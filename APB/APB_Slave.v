==> flow/design.v <==
`timescale 1ns / 1ps
module APB_Slave(
    PCLK,
    PRESET,
    PSEL,
    PENABLE,
    PWRITE,
    PADDR,
    PWDATA,
    PRDATA,
    PREADY
);
    parameter ADDR_WIDTH = 8;
    parameter DATA_WIDTH = 8;
    parameter SLAVE_MEM_SIZE = 16;
    input PCLK , PRESET , PSEL;
    input PENABLE , PWRITE;
    input [ADDR_WIDTH-1 : 0]  PADDR;
    input [DATA_WIDTH-1 : 0]  PWDATA;
    output [DATA_WIDTH-1 : 0] PRDATA;
    output reg PREADY;
    reg [ADDR_WIDTH-1 : 0] addr;
    reg [DATA_WIDTH-1 : 0] Slave_Mem [SLAVE_MEM_SIZE-1 : 0];
    assign PRDATA = Slave_Mem[addr];
    always@(posedge PCLK)
    begin
        if(!PRESET)
        begin
            PREADY = 1'b0;
        end
        else if(PSEL && !PENABLE && !PWRITE) 
        begin
            PREADY = 1'b0;
        end
        else if(PSEL && PENABLE && !PWRITE) 
        begin
            PREADY = 1'b1;
            addr   = PADDR;
        end
        else if(PSEL && !PENABLE && PWRITE) 
        begin
            PREADY = 1'b0;
        end
        else if(PSEL && PENABLE && PWRITE) 
        begin
            PREADY = 1'b1;
            Slave_Mem[PADDR] = PWDATA;
        end
        else
        begin
            PREADY = 1'b0;
        end
    end
endmodule
* From RTL to reports: APB_Slave
The steps from the RTL of APB_Slave to its reports follow in flow order.
Line numbers count from 1 in the design file above.
Operators carry their Yosys type and port widths (W data, S select, Z words).
A cell with - has no value.
- Design top :: APB_Slave
- Clock port :: PCLK
- Library :: sky130hd
- Corner :: tt_025C_1v80

* Word-level counts
Yosys after proc, flatten, opt, wreduce and memory -nomap, before mapping. Print and check cells are not counted. Equal cells are merged and count once.
Memory sizes are those after Yosys's memory passes, which may raise the word count (mostly to a power of two), join words into wider ones and drop unused or constant bits.
- Bitwise gates (word level) :: 2
- Reductions and logical operators :: 10
- Multiplexer cells :: 17
- Shift-type cells :: 0
- $mul :: 0
- Add/sub/neg operators :: 0
- Magnitude comparators :: 0
- Div/mod/pow operators :: 0
- Equality and inequality tests :: 0
** Operator list (count)
- $mux W8 :: 5
- $mux W4 :: 6
- $logic_and A1 B1 Y1 :: 6
- $mux W1 :: 6
- $reduce_and A3 Y1 :: 1
- $not A1 Y1 :: 2
- $logic_not A1 Y1 :: 2
- $reduce_or A2 Y1 :: 1
- Word-level cells :: 32
- Memory bits (writable) :: 128
- Register bits :: 5
- Output and inout bits :: 9
- Bits in read-only memories :: 0
- Input bits :: 21
- Memories :: 1
- Clocked read ports x word width :: 8
- Bits in latches :: 0
** Memory list
- Slave_Mem :: words 16, width 8, rd ports 1, write ports 1, line 23 : reg [DATA_WIDTH-1 : 0] Slave_Mem [SLAVE_MEM_SIZE-1 : 0];

* Depth
Depth = most cells in a row (Yosys ltp): at word level without a register or memory, in the mapped netlist without a sequential cell, where the memories' decode and read muxes count.
- Word-level depth :: 7
- ABC_AREA :: 1
- Mapped depth :: 8
- Gate-level depth less buffers :: 7

* After synthesis
Yosys stat after the flow's synthesis: flattened, memories mapped to cells. It holds for the ABC_AREA given above (unset counts as 0); a run with the other value may have another netlist.
The area totals of this step are shown rounded.
** Cell types
- sky130_fd_sc_hd__edfxtp_1 :: count 132, area in all 3.96E+03 um2
- sky130_fd_sc_hd__nand2_1 :: count 182, area in all 683.155 um2
- sky130_fd_sc_hd__nand3_1 :: count 98, area in all 490.47 um2
- sky130_fd_sc_hd__inv_1 :: count 104, area in all 390.374 um2
- sky130_fd_sc_hd__dfxtp_1 :: count 5, area in all 100.096 um2
- sky130_fd_sc_hd__buf_6 :: count 7, area in all 78.826 um2
- sky130_fd_sc_hd__nor2_1 :: count 19, area in all 71.318 um2
- sky130_fd_sc_hd__buf_2 :: count 13, area in all 65.062 um2
- sky130_fd_sc_hd__buf_4 :: count 3, area in all 22.522 um2
- sky130_fd_sc_hd__o21ai_0 :: count 3, area in all 15.014 um2
- sky130_fd_sc_hd__nor3_2 :: count 1, area in all 10.01 um2
- sky130_fd_sc_hd__inv_2 :: count 2, area in all 7.507 um2
- sky130_fd_sc_hd__clkbuf_1 :: count 1, area in all 3.754 um2
- Area of sequential cells :: 4100 um2
- Buffer cells :: 24
- Chip area (Yosys) :: 5900 um2
- Standard cells after synthesis :: 570
- Flip-flop cells :: 137

* Path before layout
OpenSTA on the mapped netlist: ideal clock, no wires. The path of least setup slack (recovery checks aside). Input and output delay are each 20% of the period. Register names are those of the netlist, which keeps one name where synthesis merged equal registers.
- Kind :: input-to-reg
- Start :: input port PWRITE
- End :: memory Slave_Mem[10][0]
- Input delay :: 772 ps
- Launch time at the first pin :: 772 ps
- Buffers on the path :: 0
- Delay of the path :: 1197 ps
- Stages :: 4
- Setup slack :: 1891 ps
- Period :: 3860 ps
- Arrival time :: 1599 ps
- Period reached after synthesis :: 1969 ps
"delay of the path" = arrival - input delay + setup time.
"stages": output pins that drive a net of the path, with the launching flip-flop's if there is one; two outputs of one cell count as two.
"period reached after synthesis" = period - worst setup slack (recovery checks aside). The figure is calculated, with input and output delays left at 20% of the set period.
The rows between start and end are the longest chain of elaborated cells between them; the timing report does not say that the signal goes this way. Where chains are equally long, one stands for them.
Each line given opens the expression or statement behind the cell; cells for indexed reads and writes are added by Yosys, which also makes memories of some case tables.
The path ends at the enable pin of a flip-flop; only ways to that pin are counted.
- Cell sequence :: sky130_fd_sc_hd__inv_1 sky130_fd_sc_hd__nor3_2 sky130_fd_sc_hd__nand3_1 sky130_fd_sc_hd__nor2_1
- Cells in the longest elaborated chain :: 6
- Elaborated cells on any way between the ends :: 15
- Classes of those cells :: 10 x mux; 5 x reduce/logical
** Ends and longest elaborated chain, post-synthesis
- start: declaration :: line 17 : input PENABLE , PWRITE;
- $logic_and A1 B1 Y1 :: line 44 : else if(PSEL && PENABLE && PWRITE)
- $mux W4 :: line 44
- $mux W4 :: line 40 : else if(PSEL && !PENABLE && PWRITE)
- $mux W4 :: line 35 : else if(PSEL && PENABLE && !PWRITE)
- $mux W4 :: line 31 : else if(PSEL && !PENABLE && !PWRITE)
- $mux W4 :: line 27 : if(!PRESET)
- end: declaration :: line 23 : reg [DATA_WIDTH-1 : 0] Slave_Mem [SLAVE_MEM_SIZE-1 : 0];

* Path in the finished layout
From the final timing report of run A: the path of least setup slack in the routed layout; clock arrival at registers is part of the times.
The report prints the path's times to 10 ps; the period is as set.
- Kind :: reg-to-output
- Start :: register (name not given)
- End :: output port PRDATA[1]
- Stages :: 9
- Arrival time :: 2080 ps
- Setup slack :: -80 ps
- Period :: 2490 ps
- Buffers on the path :: 2
- Launch time at the first pin :: 430 ps
- External output delay :: 500 ps
- Cell sequence :: sky130_fd_sc_hd__dfxtp_2 sky130_fd_sc_hd__inv_4 sky130_fd_sc_hd__buf_4 sky130_fd_sc_hd__nand2_1 sky130_fd_sc_hd__nand3_1 sky130_fd_sc_hd__nand3_1 sky130_fd_sc_hd__nand3_1 sky130_fd_sc_hd__nand2_1 sky130_fd_sc_hd__dlygate4sd2_1
** Ends and longest elaborated chain, after layout
- end: declaration :: line 20 : output [DATA_WIDTH-1 : 0] PRDATA;
Chain of elaborated cells between the ends: none given.

Stored flow runs of APB_Slave (2 of them; Yosys, OpenROAD, sky130hd). They differ in their settings and are not a sequence. Constraints: input delay and output delay 20% of the set period each, output load 0.01 pF.
"clock period achieved" means the clock period less the worst setup slack. The figure is calculated, with input and output delays left at 20% of the set period.
"critical setup path time": the worst setup path's part of the clock period (all of it between registers, 20% less for each end at a port) less its slack. A launch clock that arrives late makes it longer, a capture clock that arrives late makes it shorter.
"total power of the final layout" is the tool's figure for a default switching activity; nothing was simulated.
"critical setup path time" is given in steps of 10 ps.
Values from the reports are rounded here.

** Run A
- Settings :: period_ns=2.49; CORE_UTILIZATION=17; SETUP_SLACK_MARGIN=-0.16; PLACE_DENSITY_LB_ADDON=0.02; CORE_ASPECT_RATIO=1.05; ABC_AREA=1; GPL_TIMING_DRIVEN=0; GPL_ROUTABILITY_DRIVEN=1; CAP_MARGIN=10; SLEW_MARGIN=5; MIN_ROUTING_LAYER=met2; MAX_ROUTING_LAYER=met4; CORE_MARGIN=2
- Die footprint :: 36000 um2
- Utilization :: 0.22
- Setup slack of the worst path :: -84 ps
- Setup TNS :: -100 ps
- Critical setup path time :: 2080 ps
- Worst setup path kind :: reg-to-output
- Clock period achieved :: 2574 ps
- Total power of the final layout :: 0.0057 W
- Area of the synthesized netlist :: 5900 um2
- Standard-cell area after layout :: 7500 um2
- Worst hold slack after layout :: 460 ps

** Run B
- Settings :: period_ns=3.4; CORE_UTILIZATION=32; PLACE_DENSITY=0.83; CORE_ASPECT_RATIO=1.14; CORE_MARGIN=5; ABC_AREA=1; CAP_MARGIN=15; MIN_ROUTING_LAYER=met2; MAX_ROUTING_LAYER=met4; SLEW_MARGIN=20
- Die footprint :: 21000 um2
- Setup TNS :: 0 ps
- Total power of the final layout :: 0.0042 W
- Utilization :: 0.38
- Standard-cell area after layout :: 7000 um2
- Setup slack of the worst path :: 160 ps
- Area of the synthesized netlist :: 5900 um2
- Clock period achieved :: 3236 ps
- Worst hold slack after layout :: 470 ps
- Critical setup path time :: 2560 ps
- Worst setup path kind :: reg-to-output
